==> flow/design.v <==
`timescale 1ns / 1ps
module usbModule (
    output STP,
    output USB_RST,
    inout [7:0] DATA_OUT_PORT,
    input CLK_USB,
    input DIR,
    input NXT,
    input SYS_RST,
    input SYSTEM_READY
);
  localparam FunctionControlWrite = {2'b10, 6'h04, 8'b01000001};
  localparam InterfaceControlWrite = {2'b10, 6'h07, 8'b00000000};
  localparam OTGControlWrite = {2'b10, 6'h0A, 8'b00000110};
  localparam USBInterruptEnableRising = {2'b10, 6'h0D, 8'b00011111};
  localparam USBInterruptEnableFalling = {2'b10, 6'h10, 8'b00011111};
  localparam USBInterruptStatusRegister = {2'b10, 6'h13, 8'b00000000};
  localparam IDLE_DATA = {2'b00, 6'h00};
  localparam USBInterruptStatus_RD = {
    2'b11, 6'h14, 8'b00000000
  };   
  localparam DebugRegister = {2'b11, 6'h15, 8'b00000000};   
  localparam  BOOT_UP=                           10, 
              IDLE =                             11, 
              SET_FUNCTION_CONTROL=              12,  
              SET_INTERFACE_CONTROL =            13, 
              SET_OTG_CONTROL =                  14,
              SET_USB_INTERRUPT_EN_R =           15, 
              SET_USB_INTERRUPT_F=               16, 
              SET_USB_INTERRUPT_STATUS_REGISTER= 17,
              CONFIGURATION_COMPLETE=            18,
              TRANSMIT_DATA=                     19;
  localparam SEND_DATA = 31;
  localparam RX_MODE =1, TX_MODE =0; 
  reg TXD_CMD_USB_TX={01000011};
  reg [31:0]Data_trx;
  reg [7:0] TX_DATA = 8'd0;
  reg [15:0] RX_DATA = 16'd0;
  reg STP_R = 1'b0;
  reg USB_RST_R = 1'b0;
  reg [7:0] SYS_STATE = 8'd10;
  reg INITIATE_BOOT = 1'b1;
  reg [15:0] BOOTUP_COUNTER = 16'd0;
  reg BOOT_UP_DONE = 1'b0;
  reg [15:0] data_counter = 4'b0; 
  reg [1:0] NXT_VALID = 2'd0;
  reg  READY_GO=1'b0;
  reg TRX_STATE =TX_MODE; 
  reg DATA_VALID;
  reg [7:0]DATA_OUT;
    assign DATA_OUT_PORT= DATA_OUT;
    assign STP = STP_R;
    assign USB_RST = USB_RST_R;
  always @(posedge CLK_USB) begin
    if (INITIATE_BOOT && BOOTUP_COUNTER <= 16'd25) begin
      BOOTUP_COUNTER <= BOOTUP_COUNTER + 1;
      BOOT_UP_DONE   <= 1'b0;
    end else begin
      BOOT_UP_DONE   <= 1'b1;
      BOOTUP_COUNTER <= 16'd0;
    end
  end
  always@(posedge CLK_USB)
  begin
  if(SYSTEM_READY)READY_GO= 1'b1;
   else if(SYS_RST)READY_GO=1'b0;
  end
   always@(posedge CLK_USB)
   begin
       if(DIR) TRX_STATE <= RX_MODE;
       else    TRX_STATE <= TX_MODE;
   end
  always @(negedge CLK_USB or posedge SYS_RST) begin
    if (SYS_RST) begin
      SYS_STATE = BOOT_UP;
      TX_DATA   = 8'b0;
      USB_RST_R = 1'b1;
    end 
    else begin
      case (SYS_STATE)
        BOOT_UP: begin
            INITIATE_BOOT <= 1'b1;
          if (BOOT_UP_DONE) begin
            INITIATE_BOOT <= 1'b0;
            SYS_STATE <= SET_FUNCTION_CONTROL;
            USB_RST_R <= 1'b0;
          end
        end
        SET_FUNCTION_CONTROL: begin
          if (DIR == 0) begin
            case (data_counter)
              16'd0: begin
                TX_DATA <= FunctionControlWrite[15:8];
              end
              16'd1: begin
                TX_DATA <= FunctionControlWrite[15:8];
              end
              16'd2: begin
                TX_DATA <= FunctionControlWrite[15:8];
                if (NXT) NXT_VALID = 2'b01;
              end
              16'd3: begin
                if (NXT) begin
                  NXT_VALID <= 2'b10;
                  TX_DATA   <= FunctionControlWrite[7:0];
                end
              end
              16'd4: begin
                STP_R   <= 1'b1;
                TX_DATA <= IDLE_DATA;
              end
              16'd5: begin
                STP_R   <= 1'b0;
                TX_DATA <= IDLE_DATA;
              end
               16'd6: begin
                STP_R   <= 1'b0;
                TX_DATA <= IDLE_DATA;
              end
              16'd7: begin
                TX_DATA <= IDLE_DATA;
                SYS_STATE <= SET_INTERFACE_CONTROL ;   
                data_counter <= 16'd0;
              end 
             default: begin data_counter<= 16'b0;end
            endcase
            end  end
          SET_INTERFACE_CONTROL: begin
                  if (DIR == 0) begin
                    case (data_counter)
                      16'd0: begin
                        TX_DATA <= InterfaceControlWrite[15:8];
                      end
                      16'd1: begin
                        TX_DATA <= InterfaceControlWrite[15:8];
                      end
                      16'd2: begin
                        TX_DATA <= InterfaceControlWrite[15:8];
                        if (NXT) NXT_VALID = 2'b01;
                      end
                      16'd3: begin
                        if (NXT) begin
                          NXT_VALID <= 2'b10;
                          TX_DATA   <= InterfaceControlWrite[7:0];
                        end
                      end
                      16'd4: begin
                        STP_R   <= 1'b1;
                        TX_DATA <= IDLE_DATA;
                      end
                      16'd5: begin
                        STP_R   <= 1'b0;
                        TX_DATA <= IDLE_DATA;
                      end
                      16'd7: begin
                        TX_DATA <= IDLE_DATA;
                        SYS_STATE <= SET_OTG_CONTROL ;   
                        data_counter <= 16'd0;
                      end 
                      default: begin data_counter<= 16'b0;end
                    endcase
             end end
          SET_OTG_CONTROL: begin
                  if (DIR == 0) begin
                    case (data_counter)
                      16'd0: begin
                        TX_DATA <= OTGControlWrite[15:8];
                      end
                      16'd1: begin
                        TX_DATA <= OTGControlWrite[15:8];
                      end
                      16'd2: begin
                        TX_DATA <= OTGControlWrite[15:8];
                        if (NXT) NXT_VALID = 2'b01;
                      end
                      16'd3: begin
                        if (NXT) begin
                          NXT_VALID <= 2'b10;
                          TX_DATA   <= OTGControlWrite[7:0];
                        end
                      end
                      16'd4: begin
                        STP_R   <= 1'b1;
                        TX_DATA <= IDLE_DATA;
                      end
                      16'd5: begin
                        STP_R   <= 1'b0;
                        TX_DATA <= IDLE_DATA;
                      end
                      16'd7: begin
                        TX_DATA <= IDLE_DATA;
                        SYS_STATE <= SET_USB_INTERRUPT_EN_R ;   
                        data_counter <= 16'd0;
                      end 
                      default: begin data_counter<= 16'b0;end
                    endcase
             end end
          SET_USB_INTERRUPT_EN_R: begin
                  if (DIR == 0) begin
                    case (data_counter)
                      16'd0: begin
                        TX_DATA <= USBInterruptEnableRising[15:8];
                      end
                      16'd1: begin
                        TX_DATA <= USBInterruptEnableRising[15:8]; 
                        if (NXT) NXT_VALID = 2'b01;
                      end
                      16'd3: begin
                        if (NXT) begin
                          NXT_VALID <= 2'b10;
                          TX_DATA   <= USBInterruptEnableRising[7:0];
                        end
                      end
                      16'd4: begin
                        STP_R   <= 1'b1;
                        TX_DATA <= IDLE_DATA;
                      end
                      16'd5: begin
                        STP_R   <= 1'b0;
                        TX_DATA <= IDLE_DATA;
                      end
                      16'd7: begin
                        TX_DATA <= IDLE_DATA;
                        SYS_STATE <= SET_USB_INTERRUPT_F ;   
                        data_counter <= 16'd0;
                      end 
                      default: begin data_counter<= 16'b0;end
                    endcase
             end end
            SET_USB_INTERRUPT_F: begin
                  if (DIR == 0) begin
                    case (data_counter)
                      16'd0: begin
                        TX_DATA <= USBInterruptEnableFalling[15:8];
                      end
                      16'd1: begin
                        TX_DATA <= USBInterruptEnableFalling[15:8];
                        if (NXT) NXT_VALID = 2'b01;
                      end
                      16'd3: begin
                        if (NXT) begin
                          NXT_VALID <= 2'b10;
                          TX_DATA   <= USBInterruptEnableFalling[7:0];
                        end
                      end
                      16'd4: begin
                        STP_R   <= 1'b1;
                        TX_DATA <= IDLE_DATA;
                      end
                      16'd5: begin
                        STP_R   <= 1'b0;
                        TX_DATA <= IDLE_DATA;
                      end
                      16'd7: begin
                        TX_DATA <= IDLE_DATA;
                        SYS_STATE <= SET_USB_INTERRUPT_STATUS_REGISTER ;   
                        data_counter <= 16'd0;
                      end 
                      default: begin data_counter<= 16'b0;end
                    endcase
             end end
             SET_USB_INTERRUPT_STATUS_REGISTER: begin
                  if (DIR == 0) begin
                    case (data_counter)
                      16'd0: begin
                        TX_DATA <= USBInterruptStatusRegister[15:8];
                      end
                      16'd1: begin
                        TX_DATA <= USBInterruptStatusRegister[15:8];
                        if (NXT) NXT_VALID = 2'b01;
                      end
                      16'd3: begin
                        if (NXT) begin
                          NXT_VALID <= 2'b10;
                          TX_DATA   <= USBInterruptStatusRegister[7:0];
                        end
                      end
                      16'd4: begin
                        STP_R   <= 1'b1;
                        TX_DATA <= IDLE_DATA;
                      end
                      16'd5: begin
                        STP_R   <= 1'b0;
                        TX_DATA <= IDLE_DATA;
                      end
                      16'd7: begin
                        TX_DATA <= IDLE_DATA;
                        SYS_STATE <= CONFIGURATION_COMPLETE ;   
                        data_counter <= 16'd0;
                      end 
                      default: begin data_counter<= 16'b0;end
                    endcase
             end end
          CONFIGURATION_COMPLETE: begin
          data_counter <= 16'd0;
          TX_DATA <= IDLE_DATA;
          SYS_STATE <= TRANSMIT_DATA;
          end
          TRANSMIT_DATA: begin
         if(READY_GO) begin
            case(TRX_STATE)
                RX_MODE: begin
                case (data_counter)
                16'd1: begin
                    STP_R= 1'b0;
                    RX_DATA[7:0] = DATA_OUT;
                    DATA_VALID = 1'b0;
                end
                16'd4:begin
                if(NXT) begin
                    RX_DATA[7:0] = DATA_OUT;
                end
                end
                16'd6:begin
                if(NXT) begin
                    RX_DATA[15:8] = DATA_OUT;
                    DATA_VALID=1'b1;
                end
                end
                16'd7: begin
                if(NXT)SYS_STATE<= IDLE;
                end
                endcase
                end
             TX_MODE: begin   
                 if(!DIR)begin 
                 case(data_counter)
                 16'd1:  begin
                 DATA_OUT<= TXD_CMD_USB_TX;
                data_counter<=data_counter+1;
                 end
                16'd2: begin
                data_counter=data_counter+1;
                end
                16'd3: begin
                data_counter=data_counter+1;
                end
                16'd4: begin
                if(NXT) DATA_OUT<= Data_trx[7:0]; 
                data_counter<=data_counter+1;
                end
                16'd5: begin
                if(NXT) DATA_OUT<= Data_trx[15:8]; 
                data_counter<=data_counter+1;
                end
                16'd6: begin
                 DATA_OUT<= Data_trx[23:16]; 
                data_counter<=data_counter+1;
                end
               16'd7: begin
                data_counter<=data_counter+1;
                end
                16'd8: begin
                if(NXT) DATA_OUT<= Data_trx[31:24]; 
                data_counter<=data_counter+1;
                end
                16'd9: begin
                 if(NXT) SYS_STATE<=IDLE; 
                data_counter<=0;
                end
            endcase
            end
         end
      endcase
    end
end
endcase
 end 
end
endmodule
# Reports on usbModule
# The steps from the RTL of usbModule to its reports follow in flow order.
# Lines are those of the file above, counted from 1.
# Operators: Yosys type, input widths -> output width; for muxes data width and select width s.
# Cell names lack the library's common part.
# Not given: --
[design] design="usbModule" clock_port="CLK_USB" cell_library="sky130hd" lib_corner="tt_025C_1v80"

# Word level
# Counts by Yosys on the flattened word-level netlist (proc, flatten, opt, wreduce; memories kept). Register bits leave out memories and registers merged into their read ports (data or address). Print and check cells are left out. Cells with the same type and inputs are merged into one.
[bits] regBits=54 latchBits=0 ram_bits=0 romBits=0 clocked_rd_ports_x_width=0 mem_count=0 input_bits=5 output_inout_bits=10 wordCells=133
[op_classes] n_addsub=2 mul=0 div_mod_pow=0 compare=1 n_eq=51 shifts=0 muxes=46 n_logic=3 reduce_logical=20
[ops] op="$mux 8" n=21
[ops] op="$mux 16" n=9
[ops] op="$pmux 16 s5" n=1
[ops] op="$pmux 8 s9" n=1
[ops] op="$eq 16x3->1 const B" n=4
[ops] op="$ne 2x2->1 const B" n=20
[ops] op="$eq 8x4->1 const B" n=5
[ops] op="$pmux 8 s5" n=1
[ops] op="$add 16x1->16 const B" n=2
[ops] op="$eq 16x2->1 const B" n=2
[ops] op="$eq 16x4->1 const B" n=2
[ops] op="$eq 8x5->1 const B" n=4
[ops] op="$pmux 16 s2" n=1
[ops] op="$reduce_and 19->1" n=1
[ops] op="$reduce_and 9->1" n=2
[ops] op="$eq 16x1->1 const B" n=1
[ops] op="$le 16x5->1 const B" n=1
[ops] op="$logic_not 16->1" n=1
[ops] op="$pmux 8 s2" n=1
[ops] op="$ne 3x3->1 const B" n=5
[ops] op="$reduce_and 12->1" n=1
[ops] op="$ne 2x1->1 const B" n=5
[ops] op="$reduce_or 5->1" n=2
[ops] op="$reduce_bool 9->1" n=1
[ops] op="$reduce_bool 8->1" n=1
[ops] op="$reduce_or 8->1" n=1
[ops] op="$mux 1" n=8
[ops] op="$reduce_bool 7->1" n=1
# Not listed: further kinds 13, cells in them 18.

# Longest topological paths
# Depth = most cells in a row (Yosys ltp): at word level without a register or memory, in the mapped netlist without a sequential cell, where the memories' decode and read muxes count.
[depth] ltp_word=7 abc_area=0 depth_mapped=7 ltp_nobuf=7

# After synthesis
# Source: synth_stat.txt of the flow (Yosys; design flattened, memories mapped). It holds for the ABC_AREA given above (unset counts as 0); a run with the other value may have another netlist.
[synth_totals] mapped_cells=226 synth_area_um2=2259.7 seqArea_um2=1074.8 ff_cells=43 buffers=14
[by_type] cell_type="edfxtp_1" n=18 area_total_um2=540.518
[by_type] cell_type="dfxtp_1" n=19 area_total_um2=380.365
[by_type] cell_type="nor2_1" n=29 area_total_um2=108.854
[by_type] cell_type="xor2_1" n=12 area_total_um2=105.101
[by_type] cell_type="ha_1" n=7 area_total_um2=87.584
[by_type] cell_type="dfstp_2" n=3 area_total_um2=78.826
[by_type] cell_type="dfrtn_1" n=3 area_total_um2=75.072
[by_type] cell_type="buf_4" n=8 area_total_um2=60.058
[by_type] cell_type="inv_1" n=14 area_total_um2=52.55
[by_type] cell_type="nand2_1" n=12 area_total_um2=45.043
[by_type] cell_type="nand3_1" n=9 area_total_um2=45.043
[by_type] cell_type="xnor2_1" n=5 area_total_um2=43.792
[by_type] cell_type="o211ai_1" n=5 area_total_um2=37.536
[by_type] cell_type="o21ai_0" n=7 area_total_um2=35.034
[by_type] cell_type="or4_4" n=3 area_total_um2=33.782
[by_type] cell_type="nand2b_1" n=5 area_total_um2=31.28
[by_type] cell_type="nor4_1" n=5 area_total_um2=31.28
[by_type] cell_type="nand3b_1" n=4 area_total_um2=30.029
# Not listed: further types 36, cells in them 58.

--- measured runs ---
Below are 2 stored runs of the flow (Yosys, OpenROAD; platform sky130hd) on usbModule, each with its settings and what was measured, unordered. Constraints: input delay and output delay 20% of the set period each, output load 0.01 pF.
"total_power_uw" rests on the timing tool's default activity at the inputs, not on a simulated workload.

[flow] entry A: files
==> flow/run.sh <==
#!/bin/bash
# the make line also repeats the synthesis and layout settings of config.mk as NAME=value (left out here)
make -C /OpenROAD-flow-scripts/flow DESIGN_CONFIG=/design/flow/config.mk WORK_HOME=/design/flow/orfs CLKGATE_MAP_FILE= finish
==> flow/config.mk <==
export PLATFORM = sky130hd
export DESIGN_NAME = usbModule
export DESIGN_NICKNAME = usbModule
export VERILOG_FILES = /design/flow/design.v
export SDC_FILE = /design/flow/constraint.sdc
export NUM_CORES = 4
export LEC_CHECK = 0
export CAP_MARGIN = 20
export CELL_PAD_IN_SITES_GLOBAL_PLACEMENT = 1
export CORE_MARGIN = 10
export CORE_UTILIZATION = 38
export GPL_TIMING_DRIVEN = 0
export MAX_ROUTING_LAYER = met5
export MIN_ROUTING_LAYER = met1
export PLACE_DENSITY_LB_ADDON = 0.29
export SETUP_SLACK_MARGIN = 0.71
export SLEW_MARGIN = 20
==> flow/constraint.sdc <==
create_clock -name core_clock -period 7.76 [get_ports {CLK_USB}]
set_input_delay 1.5520 -clock core_clock [delete_from_list [all_inputs] [get_ports {CLK_USB}]]
set_output_delay 1.5520 -clock core_clock [all_outputs]
set_load 0.01 [all_outputs]

[flow] entry A: metrics
[metrics] yosys.chip_area_um2 = 2259.7
[metrics] design_die_area_um2 = 9431.3
[metrics] finish.stdcell_area_um2 = 2691.3
[metrics] finish.utilization_pct = 46.0
[metrics] worstSetupSlack_ns = 0.785
[metrics] fin_tns_ns = 0.000
[metrics] holdWs_ns = 0.488
[metrics] total_power_uw = 744.9

[flow] entry B: files
==> flow/run.sh <==
#!/bin/bash
# the make line also repeats the synthesis and layout settings of config.mk as NAME=value (left out here)
make -C /OpenROAD-flow-scripts/flow DESIGN_CONFIG=/design/flow/config.mk WORK_HOME=/design/flow/orfs CLKGATE_MAP_FILE= finish
==> flow/config.mk <==
export PLATFORM = sky130hd
export DESIGN_NAME = usbModule
export DESIGN_NICKNAME = usbModule
export VERILOG_FILES = /design/flow/design.v
export SDC_FILE = /design/flow/constraint.sdc
export NUM_CORES = 4
export LEC_CHECK = 0
export ABC_AREA = 0
export CAP_MARGIN = 10
export CORE_ASPECT_RATIO = 0.86
export CORE_MARGIN = 2
export CORE_UTILIZATION = 38
export CTS_CLUSTER_DIAMETER = 70
export GPL_ROUTABILITY_DRIVEN = 0
export MAX_ROUTING_LAYER = met5
export MIN_ROUTING_LAYER = met1
export PLACE_DENSITY_LB_ADDON = 0.15
export SLEW_MARGIN = 0
export TNS_END_PERCENT = 50
==> flow/constraint.sdc <==
create_clock -name core_clock -period 15.7 [get_ports {CLK_USB}]
set_input_delay 3.1400 -clock core_clock [delete_from_list [all_inputs] [get_ports {CLK_USB}]]
set_output_delay 3.1400 -clock core_clock [all_outputs]
set_load 0.01 [all_outputs]

[flow] entry B: metrics
[metrics] yosys.chip_area_um2 = 2259.7
[metrics] design_die_area_um2 = 6581.1
[metrics] finish.stdcell_area_um2 = 2588.7
[metrics] finish.utilization_pct = 44.2
[metrics] worstSetupSlack_ns = 3.237
[metrics] fin_tns_ns = 0.000
[metrics] holdWs_ns = 0.485
[metrics] total_power_uw = 373
--- end ---
